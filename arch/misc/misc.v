==> flow/design.v <==
module misc(clock, data, addr, csel, rw);
   parameter l=16, d=10;
   input clock;
   inout [0:l-1] data;
   output [0:l-1] addr;
   output csel;
   output rw;
   reg [0:l-1] inst, dtr, accu, pc;
   reg [0:1] state;
   reg carry, zero;
   wire [0:l-1] regs;
   wire alusel, cout, zout, pccond;
   wire [0:l-1] alu1, alu2, aluout;
   wire [0:2] aluop;
   initial
    begin
       state = 0;
       pc = 'h10;
       inst = 0;
       dtr = 0;
       accu = 0;
       carry = 0;
       zero = 1;
    end
   assign
    rw=~&state,
    csel=~state[1] | |inst[0:l-5],
    addr = state[1] ? inst : pc,
    data = rw ? {l{1'bz}} : dtr;
   assign
    alusel= inst[l-4],
    pccond = ~|(inst[l-3:l-1] & ~{ carry, zero, accu[0] }),
    regs = inst[l-4] ? (|inst[l-3:l-1] ? { {(l-1){1'b0}}, pccond } : accu)
                     : aluout;
   always @(posedge clock)
    begin
       casez(state)
	 2'bz0 : begin
	    inst = data;
	    pc = aluout;
	 end
	 2'b01 : begin
	    dtr = csel ? data : regs;
	 end
	 2'b11 :
	  begin
	     if(~|inst[0:l-5])
	      if(alusel) { carry, zero, accu } = { cout, zout, aluout };
	      else
	       if (pccond) pc=dtr;
	  end
       endcase  
       state = state + 1;
    end
   assign
    alu1 = &state ? accu : pc,
    alu2 = ~state[1] ? {{l{1'b0}}, 1'b1 } :
                       state[0] ? dtr : { inst[1:l-1], 1'b0 } - 1,
    aluop = &state ? inst[l-3:l-1] : 3'b011;
   alu #(l,d) alu0(aluop, alu1, alu2, carry, aluout, cout, zout);
endmodule  
module alu(op, in1, in2, cin, out, cout, zout);
   parameter l=16, d=10;
   input [0:2] op;
   input [0:l-1] in1, in2;
   input cin;
   output [0:l-1] out;
   output cout, zout;
   reg [0:l-1] out;
   reg cout;
   initial
    cout = 0;
   always @(in1 or in2 or op)
    #d case(op)
      3'b000 : { cout, out } = { cin, in2 };
      3'b001 : { cout, out } = in1 - in2;
      3'b010 : { cout, out } = in2 - in1;
      3'b011 : { cout, out } = in1 + in2;
      3'b100 : { cout, out } = { cin, in1 ^ in2 };
      3'b101 : { cout, out } = { cin, in1 | in2 };
      3'b110 : { cout, out } = { cin, in1 & in2 };
      3'b111 : { cout, out } = { in2[l-1], cin, in2[0:l-2] };
    endcase  
   assign
    zout = ~|out;
endmodule  
**Reports on misc**

What the tools print for misc, step after step.
Line numbers count from 1 in the design file above.
Library cell names are shortened.
Not given: n/a

- Top: misc
- Clock input: clock
- Cell library: sky130hd
- Timing corner: tt_025C_1v80

**Word-level counts**

Yosys after proc, flatten, opt, wreduce and memory -nomap, before mapping. Memory bits, and registers merged into a memory's read port (data or address), are not among the register bits. Print and check cells are not counted. Equal cells are merged and count once.

- Bits in registers: 68
- Output and inout bits: 34
- Cells after elaboration: 78

- $add $sub $neg: 5
- Equality and inequality tests: 17
- Mux-type cells: 25
- Bitwise gates (word level): 9
- Reductions and logical operators: 15

Operators by type and width:

| operator | number |
|---|---|
| 2-to-1 mux 16 bit | 16 |
| parallel mux 17 bit (select 8 bit) | 1 |
| subtractor 16 x 16 -> 17 bit | 2 |
| parallel mux 16 bit (select 2 bit) | 1 |
| adder 16 x 16 -> 17 bit | 1 |
| subtractor 16 x 1 -> 16 bit with constant B | 1 |
| AND 16 bit | 1 |
| OR 16 bit | 1 |
| XOR 16 bit | 1 |
| OR reduction 16 bit | 1 |
| inequality test 2 bit with constant B | 8 |
| OR reduction 12 bit | 1 |
| == test 3 bit with constant B | 4 |
| AND reduction 7 bit | 1 |
| OR reduction 2 bit | 3 |
| == test 3 x 2 -> 1 bit with constant B | 2 |
| OR reduction 3 bit | 2 |
| 2-to-1 mux 1 bit | 6 |
| AND reduction 4 bit | 1 |
| NOT 1 bit | 3 |
| logical NOT 1 bit | 3 |
| == test 3 x 1 -> 1 bit with constant B | 1 |
| AND 3 bit | 1 |
| NOT 3 bit | 1 |
| logical NOT 3 bit | 1 |
| AND reduction 3 bit | 1 |
| 2-to-1 mux 3 bit | 1 |
| adder 2 x 1 -> 2 bit with constant B | 1 |

Other operator kinds: 4; their cells: 4.

**Depth**

Depth = most cells in a row (Yosys ltp): at word level without a register or memory, in the mapped netlist without a sequential cell, where the memories' decode and read muxes count.

- Word-level depth: 10
- ABC_AREA: 0
- Mapped depth: 21
- Depth with buffers taken out: 19

**After synthesis**

Yosys stat after the flow's synthesis: flattened, memories mapped to cells. It holds for the ABC_AREA given above (unset counts as 0); a run with the other value may have another netlist.

- Cells in the netlist: 762
- Chip area (Yosys): 6911.6 um^2
- Area of sequential cells: 2021.9 um^2
- Flip-flop cells: 68
- Buffer cells: 37

Cells by type:

| type | number | total area (um^2) |
|---|---|---|
| edfxtp_1 | 66 | 1.98E+03 |
| ha_1 | 70 | 875.84 |
| mux2_2 | 28 | 315.302 |
| xnor2_1 | 28 | 245.235 |
| a21oi_1 | 48 | 240.23 |
| inv_1 | 57 | 213.955 |
| nand2_1 | 56 | 210.202 |
| nor2_1 | 53 | 198.941 |
| mux2i_1 | 19 | 190.182 |
| o21ai_0 | 31 | 155.149 |
| o31ai_1 | 15 | 112.608 |
| nand3_1 | 22 | 110.106 |
| xor2_1 | 12 | 105.101 |
| a211oi_2 | 6 | 75.072 |
| nor3_1 | 15 | 75.072 |
| nand2b_1 | 11 | 68.816 |
| a21o_1 | 9 | 67.565 |
| buf_2 | 12 | 60.058 |

Other cell types: 68; their cells: 204.
By module: a second synthesis without flattening, with its own total; a netlist apart from the flattened one above.

- Cells (unflattened synthesis): 787
- Area total of the unflattened synthesis: 7024.2 um^2

Rows give one instance, submodules left out.

Modules:

| module | times used | cells | area (um^2) | sequential area (um^2) |
|---|---|---|---|---|
| alu | 1 | 499 | 3614.7 | 0.0 |
| misc | 1 | 288 | 3409.5 | 2021.9 |

**Timing after synthesis**

Source: OpenSTA report_checks on the synthesized netlist (no wires, ideal clock, input and output delay 20% of the period each), path of least setup slack; recovery checks are left aside. Register names are those of the netlist, which keeps one name where synthesis merged equal registers.

- Path type: register to register
- Start point: reg state[1]
- End point: reg (name not given)
- Period: 5.0 ns
- Arrival: 4.392 ns
- Path slack: 0.341 ns
- Delay of the path: 4.660 ns
- Stages: 20
- Buffers on the path: 3
- Synthesis period reached: 4.659 ns

"delay of the path" = arrival - input delay + setup time.
"stages" counts driving pins, that of a launching flip-flop among them; a cell with two outputs on the path counts twice.
"synthesis period reached" is the clock period less the worst setup slack; recovery checks do not enter. This is arithmetic on one report: input and output delays are still those of the set period (20% each).

- Cells stage by stage: dfxtp_1 -> ha_1 -> buf_4 -> buf_2 -> mux2i_1 -> ha_1 -> o21ai_0 -> or3_1 -> or3_1 -> o21ai_0 -> xnor2_1 -> ha_1 -> clkbuf_1 -> a21oi_1 -> inv_1 -> a221o_1 -> a31o_1 -> a211o_1 -> a21oi_1 -> o21ai_0

Ends and longest elaborated chain, post-synthesis:

| item | line | RTL |
|---|---|---|
| start, declared | 9 | `reg [0:1] state;` |
| start, assigned | 53 | `state = state + 1;` |

No chain of elaborated cells between the ends is given.

**Worst path after layout**

From the final timing report of flow run 1: the path of least setup slack in the routed layout; clock arrival at registers is part of the times.

- Path type: register to register
- Start point: reg inst[14]
- End point: reg zero
- Period: 4.75 ns
- Arrival: 4.64 ns
- Path slack: 0.19 ns
- Stages: 17
- Buffers on the path: 1

Between the ends stands the longest chain of elaborated cells between them, by number of cells; it is not shown to be the way that was timed. Of several equally long chains one is given.
A line is the first line of the expression or statement that the cell stems from. Yosys adds cells for indexed reads and writes and turns some case tables into memories.

- Cells stage by stage: edfxtp_1 -> inv_1 -> ha_1 -> or3b_1 -> or4_1 -> a31oi_1 -> buf_4 -> inv_1 -> ha_1 -> nor2b_1 -> nor2_1 -> nor4bb_1 -> a21oi_1 -> xnor2_1 -> a22oi_2 -> and4_1 -> and3_1
- Cells in the longest elaborated chain: 10
- Elaborated cells between the ends (all ways): 24
- Those cells by class: add/sub: 4; eq/ne: 7; mux: 7; logic: 3; reduce/logical: 3

Ends and longest elaborated chain, after layout:

| item | line | RTL |
|---|---|---|
| start, declared | 8 | `reg [0:l-1] inst, dtr, accu, pc;` |
| start, assigned | 39 | `inst = data;` |
| subtractor 16 x 1 -> 16 bit | 58 | `state[0] ? dtr : { inst[1:l-1], 1'b0 } - 1,` |
| 2-to-1 mux 16 bit | 58 |  |
| 2-to-1 mux 16 bit | 57 | `alu2 = ~state[1] ? {{l{1'b0}}, 1'b1 } :` |
| adder 16 x 16 -> 17 bit | 78 | `3'b011 : { cout, out } = in1 + in2;` |
| parallel mux 17 bit (select 8 bit) | 74 | `#d case(op)` |
| OR reduction 16 bit | 85 | `zout = ~\|out;` |
| logical NOT 1 bit | 85 |  |
| 2-to-1 mux 1 bit | 48 | `if(alusel) { carry, zero, accu } = { cout, zout, aluout };` |
| 2-to-1 mux 1 bit | 47 | `if(~\|inst[0:l-5])` |
| 2-to-1 mux 1 bit | 37 | `casez(state)` |
| end, declared | 10 | `reg carry, zero;` |

Memo
Re: implementation data of misc

2 stored runs of misc in the flow (synthesis by Yosys, layout by OpenROAD, sky130hd cells), in arbitrary order. Constraints: input delay and output delay 20% of the set period each, output load 0.01 pF.
"period achieved" means the clock period less the worst setup slack. The figure is calculated, with input and output delays left at 20% of the set period.
By "worst path time" is meant the share of the clock period that the worst setup path is allowed (20% is reserved at inputs, 20% at outputs), minus its slack. Clock arrival times at its registers enter into it.
"total design power" is the tool's figure for a default switching activity; nothing was simulated.

### Flow run 1

Settings: `period_ns=4.75`, `CORE_UTILIZATION=34`, `CAP_MARGIN=20`, `CORE_MARGIN=2`, `SLEW_MARGIN=20`

- Utilization in the final report: 39.9 %
- Worst path time: 4.56 ns
- Kind of the worst setup path: register to register
- Worst setup slack after layout: 0.192 ns
- Setup TNS: 0.000 ns
- Total design power: 1.367 mW
- Die area: 21484.2 um^2
- Period achieved: 4.558 ns
- Standard-cell area after layout: 8020.2 um^2
- Worst-case hold slack: 0.534 ns
- Synthesized cell area: 6911.6 um^2

### Flow run 2

Settings: `period_ns=2.87`, `CORE_UTILIZATION=42`, `PLACE_DENSITY_LB_ADDON=0.06`, `CORE_ASPECT_RATIO=0.6`, `TNS_END_PERCENT=15`, `ABC_AREA=1`, `GPL_TIMING_DRIVEN=1`, `GPL_ROUTABILITY_DRIVEN=0`, `MAX_ROUTING_LAYER=met5`, `CAP_MARGIN=20`, `CORE_MARGIN=2`, `SLEW_MARGIN=20`

- Utilization in the final report: 60.2 %
- Worst path time: 3.69 ns
- Kind of the worst setup path: register to register
- Worst setup slack after layout: -0.819 ns
- Setup TNS: -23.985 ns
- Total design power: 2.145 mW
- Die area: 18236.1 um^2
- Period achieved: 3.689 ns
- Standard-cell area after layout: 10202.3 um^2
- Worst-case hold slack: 0.336 ns
- Synthesized cell area: 7198.2 um^2
